==> flow/design.v <==
module fifo #(
    parameter DATA_WIDTH   = 4,
              LENGTH       = 2  
)(
    input  logic                  clk_i,
    input  logic                  rstn_i,
    input  logic [DATA_WIDTH-1:0] data_i,
    input  logic                  push_i,
    output logic                  full_o,
    output logic [DATA_WIDTH-1:0] data_o,
    input  logic                  pop_i,
    output logic                  empty_o
);
localparam FIFO_LENGTH = $clog2(LENGTH);
    logic             [FIFO_LENGTH:0]  read_pointer_n, read_pointer_q, write_pointer_n, write_pointer_q;
    logic [LENGTH-1:0][DATA_WIDTH-1:0] mem_q;
    assign empty_o = write_pointer_q == read_pointer_q;
    assign full_o  = {!write_pointer_q[FIFO_LENGTH],write_pointer_q[FIFO_LENGTH-1:0]} == {read_pointer_q[FIFO_LENGTH],read_pointer_q[FIFO_LENGTH-1:0]};
    always_comb begin
        read_pointer_n  = read_pointer_q;
        write_pointer_n = write_pointer_q;
        data_o          = ( empty_o ) ? '0 : mem_q[read_pointer_q[FIFO_LENGTH-1:0]];
        if (push_i && ~full_o) write_pointer_n = write_pointer_q + 1;
        if (pop_i && ~empty_o) read_pointer_n = read_pointer_q + 1;
    end
    always_ff @(posedge clk_i or negedge rstn_i) begin
        if(~rstn_i) begin
            read_pointer_q  <= '0;
            write_pointer_q <= '0;
        end
        else begin
            read_pointer_q  <= read_pointer_n;
            write_pointer_q <= write_pointer_n;
        end
    end
    always_ff @(posedge clk_i or negedge rstn_i) begin
        if(~rstn_i) begin
            mem_q <= '0;
        end else if ( push_i && ~full_o ) begin
            mem_q[write_pointer_q[FIFO_LENGTH-1:0]] <= data_i;
        end
    end
endmodule
module vc_vr_converter #(
  parameter DATA_WIDTH = 8,
            CREDIT_NUM = 2
)(
  input  logic                  clk,
  input  logic                  rst_n,
  input  logic [DATA_WIDTH-1:0] s_data_i,
  input  logic                  s_valid_i,
  output logic                  s_credit_o,
  output logic [DATA_WIDTH-1:0] m_data_o,
  output logic                  m_valid_o,
  input  logic                  m_ready_i
);
  localparam CNT_WIDTH = $clog2(CREDIT_NUM);
  logic [CNT_WIDTH:0] credit_cnt;
  logic [CNT_WIDTH:0] credit_cnt_next;
  logic               full;
  logic               empty;
  assign credit_cnt_next = credit_cnt + 1'b1;
  assign s_credit_o      = (credit_cnt <= CREDIT_NUM) && (credit_cnt != '0) || m_ready_i && m_valid_o;
  assign m_valid_o       = !empty;
  always_ff @(posedge clk or negedge rst_n) begin
    if      (!rst_n)                     credit_cnt <= '0;
    else if ( credit_cnt <= CREDIT_NUM ) credit_cnt <= credit_cnt_next;
  end
  fifo #(  
  .DATA_WIDTH(DATA_WIDTH),
  .LENGTH    (CREDIT_NUM)
  ) dut(
    .clk_i   ( clk                    ),
    .rstn_i  ( rst_n                  ),
    .full_o  ( full                   ),
    .empty_o ( empty                  ),
    .data_i  ( s_data_i               ),
    .push_i  ( s_valid_i              ),
    .data_o  ( m_data_o               ),
    .pop_i   ( m_ready_i && m_valid_o )
  );
endmodule
Step by step through the tools: vc_vr_converter
What the tools print for vc_vr_converter, step after step.
Line numbers count from 1 in the design file above.
Operators carry their Yosys type and port widths (W data, S select, Z words).
Cell names lack the library's common part.
A cell with n/a has no value.

set-up
  top = vc_vr_converter
  clock port = clk
  standard-cell library = sky130hd
  library corner = tt_025C_1v80

Word-level counts
Source: Yosys, flattened and elaborated, memories not mapped. Widths are those after wreduce; folded enables and synchronous resets count as part of the registers. Registers that Yosys merges into a memory's read port (data or address) are not register bits. Print and check cells do not count. Equal cells are merged and count once.

word-level totals
  input bits = 12
  output and inout port bits = 10
  elaborated cells = 28
  flip-flop bits (word level) = 22

operators by class
  shifts and indexed selects = 3
  magnitude comparators = 1
  reductions and logical operators = 8
  bitwise logic cells = 5
  multiplexer cells = 1
  add/subtract/negate cells = 4
  equal/unequal tests = 2

operators with widths
  kind                       count
  $neg A4 Y33                1
  $shift A8 B33 Y16          1
  $shift A8 B33 Y16 const A  1
  $and A16 B16 Y16           1
  $or A16 B16 Y16            1
  $shiftx A16 B5 Y8          1
  $not A16 Y16               1
  $mux W8                    1
  $add A2 B1 Y2 const B      3
  $logic_and A1 B1 Y1        4
  $eq A2 B2 Y1               2
  $not A1 Y1                 2
  $logic_not A1 Y1           2
  $le A2 B2 Y1 const B       1
  $reduce_bool A2 Y1         1
  $logic_or A1 B1 Y1         1

Logic depth
Depth = most cells in a row (Yosys ltp): at word level without a register or memory, in the mapped netlist without a sequential cell, where the memories' decode and read muxes count.

depth
  depth after elaboration = 5
  ABC_AREA = 0
  gate-level depth with buffers = 6
  mapped depth without buffers = 4

Synthesis result
Source: synth_stat.txt of the flow (Yosys; design flattened, memories mapped). It holds for the ABC_AREA given above (unset counts as 0); a run with the other value may have another netlist.
Totals and module areas in this step are rounded.

cells by type
  cell type  count  area in all (um2)
  dfrtp_1    22     550.528
  mux2_2     17     191.434
  mux2i_1    8      80.077
  nor2_1     13     48.797
  o211ai_4   1      21.27
  xnor2_1    2      17.517
  xnor2_2    1      16.266
  nand2_1    4      15.014
  o21ai_0    3      15.014
  ha_1       1      12.512
  a211o_2    1      10.01
  buf_2      2      10.01
  a21oi_2    1      8.758
  a311oi_1   1      8.758
  and2b_2    1      8.758
  xor2_1     1      8.758
  a211oi_1   1      7.507
  a21o_1     1      7.507

Not listed: further types 4, cells in them 5.

synthesis totals
  area of sequential cells = 0.000551 mm2
  mapped cells = 86
  flip-flops = 22
  buffer cells = 3
  chip area (Yosys) = 0.00107 mm2

By module: a second synthesis without flattening, with its own total; a netlist apart from the flattened one above.

second synthesis, totals
  cell total of the unflattened synthesis = 84
  area (unflattened synthesis) = 0.00105 mm2

Each row is one instance without its submodules.

modules
  module           seq. area (mm2)  cells  area (mm2)  times used
  fifo             0.0005           76     0.000951    1
  vc_vr_converter  0.00005          8      0.000103    1

Timing after synthesis
Path of least setup slack by OpenSTA after synthesis, without wires, with an ideal clock, recovery checks aside; 20% of the period is set as input and as output delay. Where synthesis merged equal registers, the netlist keeps one of their names.

timing path after synthesis
  kind = reg2out
  from = register dut.write_pointer_q[1]
  to = output port s_credit_o
  path delay = 1.309 ns
  period = 3.36 ns
  path slack = 1.379 ns
  time at the first pin = 0.000 ns
  data required time = 2.688 ns
  stages on the path = 6
  arrival time = 1.309 ns
  buffers on the path = 1
  external output delay = 0.672 ns
  synthesis period reached = 1.981 ns

"path delay" is the arrival time less input delay plus setup time.
At an output port there is no setup time.
"stages on the path" counts driving pins, that of a launching flip-flop among them; a cell with two outputs on the path counts twice.
"synthesis period reached" is the clock period less the worst setup slack; recovery checks do not enter. This is arithmetic on one report: input and output delays are still those of the set period (20% each).
Between the ends stands the longest chain of elaborated cells between them, by number of cells; it is not shown to be the way that was timed. Of several equally long chains one is given.
Each line given opens the expression or statement behind the cell; cells for indexed reads and writes are added by Yosys, which also makes memories of some case tables.

on the way, after synthesis
  cells stage by stage = dfrtp_1 xnor2_2 and2_2 buf_4 inv_1 a21o_1
  cells in the longest elaborated chain = 4
  elaborated cells on any way between the ends = 4
  classes of those cells = 1 x eq/ne; 3 x reduce/logical

ends and longest elaborated chain, after synthesis
  item                 line  RTL
  from (decl)          15    logic             [FIFO_LENGTH:0]  read_pointer_n, read_pointer_q, write_pointer_n, write_pointer_q;
  from (assign)        29    write_pointer_q <= '0;
  from (assign)        33    write_pointer_q <= write_pointer_n;
  $eq A2 B2 Y1         17    assign empty_o = write_pointer_q == read_pointer_q;
  $logic_not A1 Y1     64    assign m_valid_o       = !empty;
  $logic_and A1 B1 Y1  63    assign s_credit_o      = (credit_cnt <= CREDIT_NUM) && (credit_cnt != '0) || m_ready_i && m_valid_o;
  $logic_or A1 B1 Y1   63
  to (decl)            52    output logic                  s_credit_o,

Nets of the timed path that keep an RTL name, with a line that drives or declares them; the list need not be complete.

nets with RTL names, path after synthesis
  signal     line
  m_valid_o  64

Path in the finished layout
From the final timing report of run 1: the path of least setup slack in the routed layout; clock arrival at registers is part of the times.

timing path post-layout
  kind = reg2out
  from = register dut.write_pointer_q[0]
  to = output port s_credit_o
  buffers on the path = 1
  arrival time = 1.45 ns
  time at the first pin = 0.26 ns
  period = 1.29 ns
  external output delay = 0.26 ns
  path slack = -0.42 ns
  data required time = 1.03 ns
  stages on the path = 6

Between the ends stands the longest chain of elaborated cells between them, by number of cells; it is not shown to be the way that was timed. Of several equally long chains one is given.

on the way, post-layout
  cells stage by stage = dfrtp_1 xnor2_2 and2_4 inv_4 a21o_1 buf_6
  cells in the longest elaborated chain = 4
  elaborated cells on any way between the ends = 4
  classes of those cells = 1 x eq/ne; 3 x reduce/logical

ends and longest elaborated chain, post-layout
  item                 line  RTL
  from (decl)          15    logic             [FIFO_LENGTH:0]  read_pointer_n, read_pointer_q, write_pointer_n, write_pointer_q;
  from (assign)        29    write_pointer_q <= '0;
  from (assign)        33    write_pointer_q <= write_pointer_n;
  $eq A2 B2 Y1         17    assign empty_o = write_pointer_q == read_pointer_q;
  $logic_not A1 Y1     64    assign m_valid_o       = !empty;
  $logic_and A1 B1 Y1  63    assign s_credit_o      = (credit_cnt <= CREDIT_NUM) && (credit_cnt != '0) || m_ready_i && m_valid_o;
  $logic_or A1 B1 Y1   63
  to (decl)            52    output logic                  s_credit_o,

# Flow runs of vc_vr_converter

Top module vc_vr_converter; platform sky130hd; tools Yosys and OpenROAD; 2 stored runs in no particular order. Input and output delays are each 20% of the period that was set; the output load is 0.01 pF.
"clock period achieved" = clock period - worst setup slack. The figure is calculated, with input and output delays left at 20% of the set period.
"critical path time" = time allowed to the worst setup path (clock period - input delay - output delay, where it has them) - its slack; a late launch clock adds to it, a late capture clock takes from it.
By "total power of the final layout" is meant OpenSTA's value without simulated activity: inputs other than the clock are taken to toggle once in ten clock periods, and the tool carries that through the logic.
Results are given in rounded form.
A setting shown as -- is not set for that run.

item                                          run 1    run 2
period_ns                                     1.29     1.41
CORE_UTILIZATION                              35       30
SETUP_SLACK_MARGIN                            -0.03    -0.14
PLACE_DENSITY                                 0.78     --
HOLD_SLACK_MARGIN                             0.23     --
CORE_ASPECT_RATIO                             1.77     0.55
CORE_MARGIN                                   3        2
CELL_PAD_IN_SITES_GLOBAL_PLACEMENT            0        1
ABC_AREA                                      0        0
CTS_CLUSTER_SIZE                              48       41
MIN_ROUTING_LAYER                             met1     met1
MAX_ROUTING_LAYER                             met5     --
CAP_MARGIN                                    20       20
SLEW_MARGIN                                   20       10
PLACE_DENSITY_LB_ADDON                        --       0.25
CELL_PAD_IN_SITES_DETAIL_PLACEMENT            --       1
GPL_TIMING_DRIVEN                             --       1
GPL_ROUTABILITY_DRIVEN                        --       0
die area (mm2)                                0.00378  0.00408
worst slack on setup checks (ns)              -0.416   -0.287
cell area after synthesis (mm2)               0.00107  0.00107
total power of the final layout (W)           0.00561  0.00403
critical path time (ns)                       1.45     1.41
critical path kind                            reg2out  reg2out
total negative setup slack (ns)               -7.95    -4.05
clock period achieved (ns)                    1.706    1.697
standard-cell area of the final layout (mm2)  0.00174  0.00154
utilization after layout (%)                  60.0     44.3
